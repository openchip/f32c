==> flow/design.v <==
module rotary_decoder_v(clk, A, B, reset, counter);
parameter cw = 24;  
input clk, A, B, reset;
output reg [cw-1:0] counter = 0;  
reg [2:0] A_delayed, B_delayed;
always @(posedge clk) A_delayed <= {A_delayed[1:0], A}; 
always @(posedge clk) B_delayed <= {B_delayed[1:0], B}; 
wire count_enable = (A_delayed[1] ^ A_delayed[2] 
                   ^ B_delayed[1] ^ B_delayed[2]);
wire count_direction = A_delayed[1] ^ B_delayed[2];
always @(posedge clk)
begin
  if (reset) 
    counter = 0; 
  if(count_enable) 
    begin
      if(count_direction) 
        counter = counter + 1;
      else 
        counter = counter - 1;
    end
end
endmodule
* Tool chain data of rotary_decoder_v
Tool output for the design above, in the order of the flow.
Lines are those of the file above, counted from 1.
Not given: n/a
- Top module :: rotary_decoder_v
- Clock :: clk
- Cell library :: sky130hd
- Timing corner :: tt_025C_1v80

* Elaborated design
Yosys after proc, flatten, opt, wreduce and memory -nomap, before mapping. Enables and synchronous resets that opt folds into registers are not counted as muxes. Memory bits, and registers merged into a memory's read port (data or address), are not among the register bits. Print and check cells are not counted. Equal cells are merged and count once.
- Word-level cells :: 12
- Output and inout port bits :: 24
- Input bits :: 4
- Bits in registers :: 30
- Mux-type cells :: 3
- Bitwise logic cells :: 4
- Add/sub/neg operators :: 2
** Operators by type and width (number)
- 2-to-1 mux 24 bit :: 3
- adder 24 x 1 -> 24 bit with constant B :: 1
- subtractor 24 x 1 -> 24 bit with constant B :: 1
- bitwise XOR 1 bit :: 4

* Depth
Longest topological path by Yosys (ltp), each cell counted once; first at word level (registers and memories cut), then after technology mapping (sequential cells cut; the memories' decode and read muxes count).
- Word-level depth :: 4
- ABC_AREA :: 0
- Gate-level depth with buffers :: 14
- Depth with buffers taken out :: 10

* Netlist
The flow's flattened synthesis, as Yosys stat reports it; memories are mapped. The netlist is that of the ABC_AREA named above (0 if unset); the other value can give another one.
The area totals of this step are shown rounded.
** Cell types
- sky130_fd_sc_hd__dfxtp_1 :: number 30, total area 600.576 um2
- sky130_fd_sc_hd__a21oi_1 :: number 31, total area 155.149 um2
- sky130_fd_sc_hd__ha_1 :: number 12, total area 150.144 um2
- sky130_fd_sc_hd__xnor2_1 :: number 17, total area 148.893 um2
- sky130_fd_sc_hd__nor2_1 :: number 34, total area 127.622 um2
- sky130_fd_sc_hd__nor2b_1 :: number 19, total area 118.864 um2
- sky130_fd_sc_hd__nand2_1 :: number 30, total area 112.608 um2
- sky130_fd_sc_hd__o21ai_0 :: number 16, total area 80.077 um2
- sky130_fd_sc_hd__nor3_1 :: number 12, total area 60.058 um2
- sky130_fd_sc_hd__nand3_1 :: number 9, total area 45.043 um2
- sky130_fd_sc_hd__nand4_1 :: number 7, total area 43.792 um2
- sky130_fd_sc_hd__mux2i_1 :: number 4, total area 40.038 um2
- sky130_fd_sc_hd__clkbuf_1 :: number 10, total area 37.536 um2
- sky130_fd_sc_hd__inv_1 :: number 10, total area 37.536 um2
- sky130_fd_sc_hd__xor2_1 :: number 4, total area 35.034 um2
- sky130_fd_sc_hd__nand2b_1 :: number 5, total area 31.28 um2
- sky130_fd_sc_hd__a21o_1 :: number 4, total area 30.029 um2
- sky130_fd_sc_hd__o31ai_1 :: number 4, total area 30.029 um2
Not listed: further types 47, cells in them 72.
- Mapped area :: 2516 um2
- Mapped flip-flops :: 30
- Sequential part of the area :: 600.6 um2
- Standard cells after synthesis :: 330
- Buffer cells :: 16

* Worst setup path after synthesis
Source: OpenSTA report_checks on the synthesized netlist (no wires, ideal clock, input and output delay 20% of the period each), path of least setup slack; recovery checks are left aside. Register names are those of the netlist, which keeps one name where synthesis merged equal registers.
- Path type :: input port to flip-flop
- Start :: input reset
- End :: register counter[22]
- External input delay :: 982 ps
- Clock period :: 4910 ps
- Stages :: 14
- Data required time :: 4791 ps
- Setup time :: 119 ps
- Buffers on the path :: 4
- Data arrival time :: 3645 ps
- Time at the first pin :: 982 ps
- Setup slack :: 1146 ps
- Delay of the path :: 2782 ps
- Synthesis period reached :: 3764 ps
"delay of the path" is the arrival time less input delay plus setup time.
"stages": output pins that drive a net of the path, with the launching flip-flop's if there is one; two outputs of one cell count as two.
"synthesis period reached" = period - worst setup slack (recovery checks aside). The figure is calculated, with input and output delays left at 20% of the set period.
The rows between start and end are the longest chain of elaborated cells between them; the timing report does not say that the signal goes this way. Where chains are equally long, one stands for them.
A line is the first line of the expression or statement that the cell stems from. Yosys adds cells for indexed reads and writes and turns some case tables into memories.
A register here has more assigning lines than the two given.
- Cell sequence :: sky130_fd_sc_hd__buf_2 sky130_fd_sc_hd__clkbuf_1 sky130_fd_sc_hd__clkbuf_1 sky130_fd_sc_hd__nor2b_1 sky130_fd_sc_hd__xnor2_1 sky130_fd_sc_hd__ha_1 sky130_fd_sc_hd__clkbuf_1 sky130_fd_sc_hd__and3_1 sky130_fd_sc_hd__a31oi_1 sky130_fd_sc_hd__a211oi_2 sky130_fd_sc_hd__a2111oi_2 sky130_fd_sc_hd__o31ai_2 sky130_fd_sc_hd__mux2i_1 sky130_fd_sc_hd__xnor2_1
- Cells in the longest elaborated chain :: 4
- Elaborated cells on any way between the ends :: 5
- RTL lines with such cells :: 5
- Classes of those cells :: add/sub (2); mux (3)
** RTL lines, path post-synthesis
- start: declaration :: RTL line 3 : input clk, A, B, reset;
- 2-to-1 mux 24 bit :: RTL line 13 : if (reset)
- subtractor 24 x 1 -> 24 bit :: RTL line 20 : counter = counter - 1;
- 2-to-1 mux 24 bit :: RTL line 17 : if(count_direction)
- 2-to-1 mux 24 bit :: RTL line 15 : if(count_enable)
- end: assignment :: RTL line 18 : counter = counter + 1;
- end: assignment :: RTL line 20
- end: declaration :: RTL line 4 : output reg [cw-1:0] counter = 0;

* Timing after layout
From the final timing report of stored run 1: the path of least setup slack in the routed layout; clock arrival at registers is part of the times.
The path's times are printed in steps of 10 ps; the period is the one set.
- Path type :: flip-flop to flip-flop
- Start :: register A_delayed[1]
- End :: register counter[20]
- Stages :: 11
- Data arrival time :: 2860 ps
- Time at the first pin :: 280 ps
- Data required time :: 3900 ps
- Setup time :: 110 ps
- Clock period :: 3730 ps
- Setup slack :: 1040 ps
- Buffers on the path :: 0
The rows between start and end are the longest chain of elaborated cells between them; the timing report does not say that the signal goes this way. Where chains are equally long, one stands for them.
A register here has more assigning lines than the two given.
- Cell sequence :: sky130_fd_sc_hd__dfxtp_2 sky130_fd_sc_hd__xor2_4 sky130_fd_sc_hd__inv_6 sky130_fd_sc_hd__ha_4 sky130_fd_sc_hd__a21oi_1 sky130_fd_sc_hd__maj3_2 sky130_fd_sc_hd__a221oi_4 sky130_fd_sc_hd__a31oi_4 sky130_fd_sc_hd__a31o_2 sky130_fd_sc_hd__o211a_1 sky130_fd_sc_hd__or3_1
- Cells in the longest elaborated chain :: 4
- Elaborated cells on any way between the ends :: 6
- RTL lines with such cells :: 4
- Classes of those cells :: mux (2); logic (4)
** RTL lines, path post-layout
- start: declaration :: RTL line 5 : reg [2:0] A_delayed, B_delayed;
- start: assignment :: RTL line 6 : always @(posedge clk) A_delayed <= {A_delayed[1:0], A};
- bitwise XOR 1 bit x3 :: RTL line 8 : wire count_enable = (A_delayed[1] ^ A_delayed[2]
- 2-to-1 mux 24 bit :: RTL line 15 : if(count_enable)
- end: assignment :: RTL line 18 : counter = counter + 1;
- end: assignment :: RTL line 20 : counter = counter - 1;
- end: declaration :: RTL line 4 : output reg [cw-1:0] counter = 0;

Hand-over note for rotary_decoder_v

2 stored runs of rotary_decoder_v in the flow (synthesis by Yosys, layout by OpenROAD, sky130hd cells), in arbitrary order. Constraints: input delay and output delay 20% of the set period each, output load 0.01 pF.
"clock period achieved" means the clock period less the worst setup slack. The figure is calculated, with input and output delays left at 20% of the set period.
"worst path time" is the time allowed to the run's worst setup path (the clock period less input and output delay, where it has them) less its slack. Clock arrival times count: a late capture clock shortens it, a late launch clock lengthens it.
"worst path time" is given in steps of 10 ps.
Results are given in rounded form.

* Stored run 1
** Files
==> flow/run.sh <==
#!/bin/bash
# the make line also repeats the synthesis and layout settings of config.mk as NAME=value (left out here)
make -C /OpenROAD-flow-scripts/flow DESIGN_CONFIG=/design/flow/config.mk WORK_HOME=/design/flow/orfs CLKGATE_MAP_FILE= finish
==> flow/config.mk <==
export PLATFORM = sky130hd
export DESIGN_NAME = rotary_decoder_v
export DESIGN_NICKNAME = rotary_decoder_v
export VERILOG_FILES = /design/flow/design.v
export SDC_FILE = /design/flow/constraint.sdc
export NUM_CORES = 4
export LEC_CHECK = 0
export CAP_MARGIN = 20
export CELL_PAD_IN_SITES_DETAIL_PLACEMENT = 0
export CORE_MARGIN = 10
export CORE_UTILIZATION = 30
export CTS_CLUSTER_DIAMETER = 196
export MIN_ROUTING_LAYER = met1
export PLACE_DENSITY_LB_ADDON = 0.24
export SETUP_SLACK_MARGIN = 1.0
export SLEW_MARGIN = 20
export TNS_END_PERCENT = 40
==> flow/constraint.sdc <==
create_clock -name core_clock -period 3.73 [get_ports {clk}]
set_input_delay 0.7460 -clock core_clock [delete_from_list [all_inputs] [get_ports {clk}]]
set_output_delay 0.7460 -clock core_clock [all_outputs]
set_load 0.01 [all_outputs]
** Results
- Synthesis area :: 2516 um2
- Area inside the die boundary :: 12450 um2
- Standard-cell area after layout :: 3353 um2
- Final utilization :: 41.0%
- Worst setup slack after layout :: 1040 ps
- Final worst hold slack :: 328 ps
- Clock period achieved :: 2690 ps
- Worst path time :: 2690 ps
- Worst path kind :: flip-flop to flip-flop

* Stored run 2
** Files
==> flow/run.sh <==
#!/bin/bash
# the make line also repeats the synthesis and layout settings of config.mk as NAME=value (left out here)
make -C /OpenROAD-flow-scripts/flow DESIGN_CONFIG=/design/flow/config.mk WORK_HOME=/design/flow/orfs CLKGATE_MAP_FILE= finish
==> flow/config.mk <==
export PLATFORM = sky130hd
export DESIGN_NAME = rotary_decoder_v
export DESIGN_NICKNAME = rotary_decoder_v
export VERILOG_FILES = /design/flow/design.v
export SDC_FILE = /design/flow/constraint.sdc
export NUM_CORES = 4
export LEC_CHECK = 0
export CAP_MARGIN = 15
export CELL_PAD_IN_SITES_DETAIL_PLACEMENT = 0
export CELL_PAD_IN_SITES_GLOBAL_PLACEMENT = 2
export CORE_MARGIN = 2
export CORE_UTILIZATION = 72
export GPL_ROUTABILITY_DRIVEN = 0
export HOLD_SLACK_MARGIN = 0.06
export PLACE_DENSITY_LB_ADDON = 0.22
export SLEW_MARGIN = 35
==> flow/constraint.sdc <==
create_clock -name core_clock -period 2.28 [get_ports {clk}]
set_input_delay 0.4560 -clock core_clock [delete_from_list [all_inputs] [get_ports {clk}]]
set_output_delay 0.4560 -clock core_clock [all_outputs]
set_load 0.01 [all_outputs]
** Results
No final report: placement broke off with FLW-0024.

End of note.
