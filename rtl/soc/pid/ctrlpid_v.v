==> flow/design.v <==
module ctrlpid_v(clk_pid, ce, error, a, m_k_out, reset, KP, KI, KD);
 parameter       psc = 18;  
 parameter       aw = 1;   
 parameter       an = (1<<aw);  
 parameter       ow = 12;  
 parameter       ew = 24;  
 parameter       pw = 32;  
 parameter       cw =  6;  
 parameter signed [cw-1:0] fp = 8;   
 parameter [3:0] precision = 1; 
 parameter signed [pw-1:0] antiwindup = 8'hFF << (precision + ow - 9);
 input clk_pid, reset;
 output reg ce;
 output [aw-1:0] a;  
 input signed [ew-1:0] error;
 input signed [cw-1:0] KP,KI,KD;  
 output signed [ow-1:0] m_k_out;  
 reg signed [pw-1:0] e_k_0[an-1:0];      
 reg signed [pw-1:0] e_k_1[an-1:0];      
 reg signed [pw-1:0] e_k_2[an-1:0];      
 reg signed [pw-1:0] u_k[an-1:0];        
 wire signed [pw-1:0] xerror;  
 assign xerror = { {(pw-ew){error[ew-1]}}, error };
 wire signed [cw-1:0] Kp;   
 wire signed [cw-1:0] Ki;   
 wire signed [cw-1:0] Kd;   
 assign Kp = KP + precision;
 assign Ki = KI + precision;
 assign Kd = KD + precision;
 wire signed [cw-1:0] Kdfp;
 assign Kdfp = Kd+fp;
 wire signed [cw-1:0] Ki1fp;
 assign Ki1fp = Ki-1-fp;
 wire signed [cw-1:0] Kd1fp;
 assign Kd1fp = Kd+1+fp;
 reg [psc-1:0] uswitch;  
 always @(posedge clk_pid)
   uswitch <= uswitch + 1;
 parameter statew = 4;  
 wire [statew-1:0] state;
 assign state = uswitch[psc-aw-1:psc-aw-statew];
 assign a = uswitch[psc-1:psc-aw];
 wire calc;
 assign calc = uswitch[psc-aw-statew-1:0] == 0 ? 1 : 0;
 always @(posedge clk_pid)
   if(calc)
        case(state)
	  1: e_k_0[a]   <= xerror;  
          2: u_k[a]     <= u_k[a] + (e_k_0[a]<<<Kp)         
                                  - (e_k_1[a]<<<Kp);        
          3: if(Kdfp >= 0)
                u_k[a]  <= u_k[a] + (e_k_0[a]<<<(Kdfp))     
                                  + (e_k_2[a]<<<(Kdfp));    
              else
                u_k[a]  <= u_k[a] + (e_k_0[a]>>>(-Kdfp))    
                                  + (e_k_2[a]>>>(-Kdfp));   
          4: if(Ki1fp >= 0)
                u_k[a]  <= u_k[a] + (e_k_0[a]<<<(Ki1fp))    
                                  + (e_k_1[a]<<<(Ki1fp));   
              else
                u_k[a]  <= u_k[a] + (e_k_0[a]>>>(-Ki1fp))   
                                  + (e_k_1[a]>>>(-Ki1fp));  
          5: if(Kd1fp >= 0)
                u_k[a]  <= u_k[a] - (e_k_1[a]<<<(Kd1fp));   
              else
                u_k[a]  <= u_k[a] - (e_k_1[a]>>>(-Kd1fp));  
	  6: if(u_k[a] >   antiwindup)
                 u_k[a] <=  antiwindup;         
          7: if(u_k[a] <  -antiwindup)
                 u_k[a] <= -antiwindup;         
	  8: begin
	       e_k_2[a] <= e_k_1[a];   
	       e_k_1[a] <= e_k_0[a];   
	       ce <= 1;  
             end
         15: ce <= 0;  
        endcase
   assign m_k_out = u_k[a][precision+ow-1:precision];
endmodule
Reports on ctrlpid_v
The steps from the RTL of ctrlpid_v to its reports follow in flow order.
Line numbers count from 1 in the design file above.
Cell names lack the library's common part.
A cell with - has no value.

design
  top = ctrlpid_v
  clock port = clk_pid
  library = sky130hd
  library corner = tt_025C_1v80

After elaboration
Yosys after proc, flatten, opt, wreduce and memory -nomap, before mapping. Print and check cells are not counted. Equal cells are merged and count once.
Memory sizes are those after Yosys's memory passes, which may raise the word count (mostly to a power of two), join words into wider ones and drop unused or constant bits.

storage and ports
  register bits = 19
  RAM bits = 256
  clocked read ports x word width = 128
  memories = 4
  input port bits = 44
  output and inout port bits = 14
  word-level cells = 137

cells by class
  $add $sub $neg = 24
  magnitude comparators = 5
  eq/ne operators = 9
  shift operators = 12
  mux-type cells = 70
  bitwise logic cells = 8
  reduce/logical cells = 3

memory list
  name   depth  width  read ports  write ports  line  text
  e_k_0  2      32     1           1            18    reg signed [pw-1:0] e_k_0[an-1:0];
  e_k_1  2      32     1           1            19    reg signed [pw-1:0] e_k_1[an-1:0];
  e_k_2  2      32     1           1            20    reg signed [pw-1:0] e_k_2[an-1:0];
  u_k    2      32     1           1            21    reg signed [pw-1:0] u_k[an-1:0];

operator list
  kind                                                                        count
  32-bit two-way mux                                                          34
  32-bit adder                                                                9
  32-bit by 6-bit <<< shifter with 32-bit output                              7
  32-bit by 6-bit >>> shifter with 32-bit output                              5
  32-bit subtractor                                                           3
  1-bit two-way mux                                                           35
  32-bit by 13-bit greater-than comparator with 1-bit output with constant B  1
  32-bit by 13-bit < comparator with 1-bit output with constant B             1
  18-bit by 1-bit adder with 18-bit output with constant B                    1
  6-bit by 1-bit adder with 6-bit output with constant B                      3
  6-bit by 1-bit >= comparator with 1-bit output with constant B              3
  6-bit negation                                                              3
  4-bit by 3-bit == test with 1-bit output with constant B                    4
  13-bit zero test                                                            1
  6-bit by 5-bit adder with 6-bit output with constant B                      2
  1-bit bitwise OR                                                            8
  4-bit by 2-bit == test with 1-bit output with constant B                    2
  4-bit == test with constant B                                               2
  6-bit by 2-bit adder with 6-bit output with constant B                      1
  6-bit by 2-bit subtractor with 6-bit output with constant B                 1
  6-bit by 5-bit subtractor with 6-bit output with constant B                 1
  4-bit by 1-bit == test with 1-bit output with constant B                    1
  2-bit AND reduction                                                         1
  2-bit nonzero test                                                          1
  1-bit parallel mux with 2-bit select                                        1

Logic depth
Yosys ltp: most cells in a row. Word level: on the elaborated netlist, between registers, memories and ports. Mapped: between sequential cells and ports; inverters and the memories' decode and read muxes count.

logic depth
  depth in word-level cells = 16
  ABC_AREA = 0
  gate-level depth with buffers = 39
  depth with buffers taken out = 35

Netlist
The flow's flattened synthesis, as Yosys stat reports it; memories are mapped. The netlist is that of the ABC_AREA named above (0 if unset); the other value can give another one.

synthesis totals
  standard cells after synthesis = 3410
  cell area after synthesis = 0.0279818 mm²
  sequential area = 0.0066364 mm²
  flip-flop cells = 227
  buffers = 177

cell types
  type      count  area in all (µm²)
  edfxtp_1  209    6.28E+03
  mux2i_1   225    2252.16
  ha_1      166    2.08E+03
  fa_1      97     1.94E+03
  a21oi_1   288    1.44E+03
  o21ai_0   266    1.33E+03
  nand2_1   351    1.32E+03
  nor2_1    296    1.11E+03
  xnor2_1   119    1042.25
  inv_1     242    908.371
  mux2_2    69     776.995
  o211ai_1  80     600.576
  a21o_1    71     533.011
  a211oi_1  68     510.49
  clkbuf_1  133    499.229
  xor2_1    53     464.195
  dfxtp_1   18     360.346
  nand3_1   71     355.341

Not listed: further types 68, cells in them 588.

Path before layout
OpenSTA on the mapped netlist: ideal clock, no wires. The path of least setup slack (recovery checks aside). Input and output delay are each 20% of the period. Register names are those of the netlist, which keeps one name where synthesis merged equal registers.

timing path after synthesis
  kind = input to register
  from = input KD[2]
  to = memory u_k[0][31]
  period = 10.9 ns
  external input delay = 2.180 ns
  library setup time = 0.277 ns
  launch time at the first pin = 2.180 ns
  arrival = 9.655 ns
  required time = 10.623 ns
  path slack = 0.968 ns
  path delay = 7.752 ns
  stages on the path = 36
  path buffers = 3
  synthesis period reached = 9.932 ns

"path delay" is the arrival time less input delay plus setup time.
"stages on the path" counts driving pins, that of a launching flip-flop among them; a cell with two outputs on the path counts twice.
"synthesis period reached" is the clock period less the worst setup slack; recovery checks do not enter. This is arithmetic on one report: input and output delays are still those of the set period (20% each).
Between the ends stands the longest chain of elaborated cells between them, by number of cells; it is not shown to be the way that was timed. Of several equally long chains one is given.
A line is the first line of the expression or statement that the cell stems from. Yosys adds cells for indexed reads and writes and turns some case tables into memories.
The path ends at the data pin of a flip-flop with enable; ways to the enable are not counted.

between the ends, after synthesis
  cell sequence = nand3_1 > xor2_1 > inv_1 > ha_1 > a31oi_1 > xnor3_1 > clkbuf_1 > nand2_1 > o21ai_0 > o21ai_2 > buf_2 > buf_2 > o211ai_1 > o21ai_0 > mux2_2 > mux2i_1 > o21ai_0 > mux2i_1 > o21ai_0 > fa_1 > ha_1 > fa_1 > a21o_1 > a21oi_1 > o21bai_1 > a21oi_1 > o21ai_0 > o2111ai_1 > o21ai_0 > o211ai_1 > a211o_1 > o21ai_0 > nand3_1 > nand2b_1 > a2111oi_0 > o21ai_1
  length of the longest elaborated chain = 16
  elaborated cells between the ends (all ways) = 52
  classes of those cells = add/sub (12); compare (2); shift (6); mux (32)

RTL lines, path after synthesis
  item                                            line  text
  from (decl)                                     16    input signed [cw-1:0] KP,KI,KD;
  6-bit by 1-bit adder with 6-bit output          29    assign Kd = KD + precision;
  6-bit by 5-bit adder with 6-bit output          31    assign Kdfp = Kd+fp;
  6-bit negation                                  55    u_k[a]  <= u_k[a] + (e_k_0[a]>>>(-Kdfp))
  32-bit by 6-bit >>> shifter with 32-bit output  55
  32-bit adder x2                                 55
  32-bit two-way mux                              51    3: if(Kdfp >= 0)
  32-bit two-way mux                              47    case(state)
  32-bit two-way mux                              46    if(calc)
  32-bit two-way mux x7                           -
  to (decl)                                       21    reg signed [pw-1:0] u_k[an-1:0];

Timing after layout
Path of least setup slack in the final report of run 1 (OpenROAD, finished layout, wires in). Where an end is a register, its clock arrival counts in the times.

timing path after layout
  kind = input to register
  from = input KD[0]
  to = memory u_k[0][28]
  period = 9.06 ns
  external input delay = 1.81 ns
  library setup time = 0.17 ns
  launch time at the first pin = 1.81 ns
  arrival = 9.99 ns
  required time = 9.48 ns
  path slack = -0.52 ns
  stages on the path = 37
  path buffers = 7

Between the ends stands the longest chain of elaborated cells between them, by number of cells; it is not shown to be the way that was timed. Of several equally long chains one is given.
The path ends at the data pin of a flip-flop with enable; ways to the enable are not counted.

between the ends, after layout
  cell sequence = clkdlybuf4s50_1 > ha_1 > nand3_1 > xor2_1 > inv_1 > ha_1 > a31oi_2 > xnor3_1 > buf_4 > nor3_2 > buf_4 > mux2_2 > o221ai_2 > nor2_1 > a21o_1 > nor2_1 > nand2_1 > fa_1 > buf_4 > ha_1 > nor2b_1 > o21ai_0 > buf_4 > a21boi_0 > o21ai_1 > buf_4 > a21boi_0 > o2111ai_1 > buf_4 > a31o_2 > a21oi_1 > or3_1 > a21bo_2 > xnor2_1 > o221ai_1 > o221ai_1 > o21ai_0
  length of the longest elaborated chain = 16
  elaborated cells between the ends (all ways) = 52
  classes of those cells = add/sub (12); compare (2); shift (6); mux (32)

RTL lines, path after layout
  item                                            line  text
  from (decl)                                     16    input signed [cw-1:0] KP,KI,KD;
  6-bit by 1-bit adder with 6-bit output          29    assign Kd = KD + precision;
  6-bit by 5-bit adder with 6-bit output          31    assign Kdfp = Kd+fp;
  6-bit negation                                  55    u_k[a]  <= u_k[a] + (e_k_0[a]>>>(-Kdfp))
  32-bit by 6-bit >>> shifter with 32-bit output  55
  32-bit adder x2                                 55
  32-bit two-way mux                              51    3: if(Kdfp >= 0)
  32-bit two-way mux                              47    case(state)
  32-bit two-way mux                              46    if(calc)
  32-bit two-way mux x7                           -
  to (decl)                                       21    reg signed [pw-1:0] u_k[an-1:0];

Add stored flow runs of ctrlpid_v

Below are 2 stored runs of the flow (Yosys, OpenROAD; platform sky130hd) on ctrlpid_v, each with its settings and what was measured, unordered. Constraints: input delay and output delay 20% of the set period each, output load 0.01 pF.
"achieved period" = clock period - worst setup slack. The figure is calculated, with input and output delays left at 20% of the set period.
"allowed time less slack (worst setup path)" means the part of the period allowed to the worst setup path (the constraints hold back 20% at inputs and 20% at outputs) less its slack; where the path has registers, the arrival times of their clocks count too.
"total design power" rests on the timing tool's default activity at the inputs, not on a simulated workload.
Settings: n/a = not set for that run.
Among the results, n/a means that no value is shown for the run.

setting or result                                run 1              run 2
period_ns                                        9.06               10.4
CORE_UTILIZATION                                 33                 49
SETUP_SLACK_MARGIN                               -0.82              3.02
HOLD_SLACK_MARGIN                                0.09               0.07
CTS_CLUSTER_SIZE                                 72                 n/a
CTS_CLUSTER_DIAMETER                             399                n/a
CAP_MARGIN                                       35                 20
CORE_MARGIN                                      2                  2
SLEW_MARGIN                                      20                 15
PLACE_DENSITY_LB_ADDON                           n/a                0.23
CORE_ASPECT_RATIO                                n/a                1.38
TNS_END_PERCENT                                  n/a                40
GPL_ROUTABILITY_DRIVEN                           n/a                1
MIN_ROUTING_LAYER                                n/a                met2
MAX_ROUTING_LAYER                                n/a                met4
synthesis area (mm²)                             0.0279818          n/a
die size (mm²)                                   0.0871401          n/a
utilization (%)                                  43.8               n/a
worst slack on setup checks (ns)                 -0.516             n/a
summed negative setup slack (ns)                 -9.697             n/a
total design power (uW)                          11201              n/a
achieved period (ns)                             9.576              n/a
allowed time less slack (worst setup path) (ns)  7.76               n/a
class of the worst setup path                    input to register  n/a

Run 2: not finished: routing ended with error GRT-0116
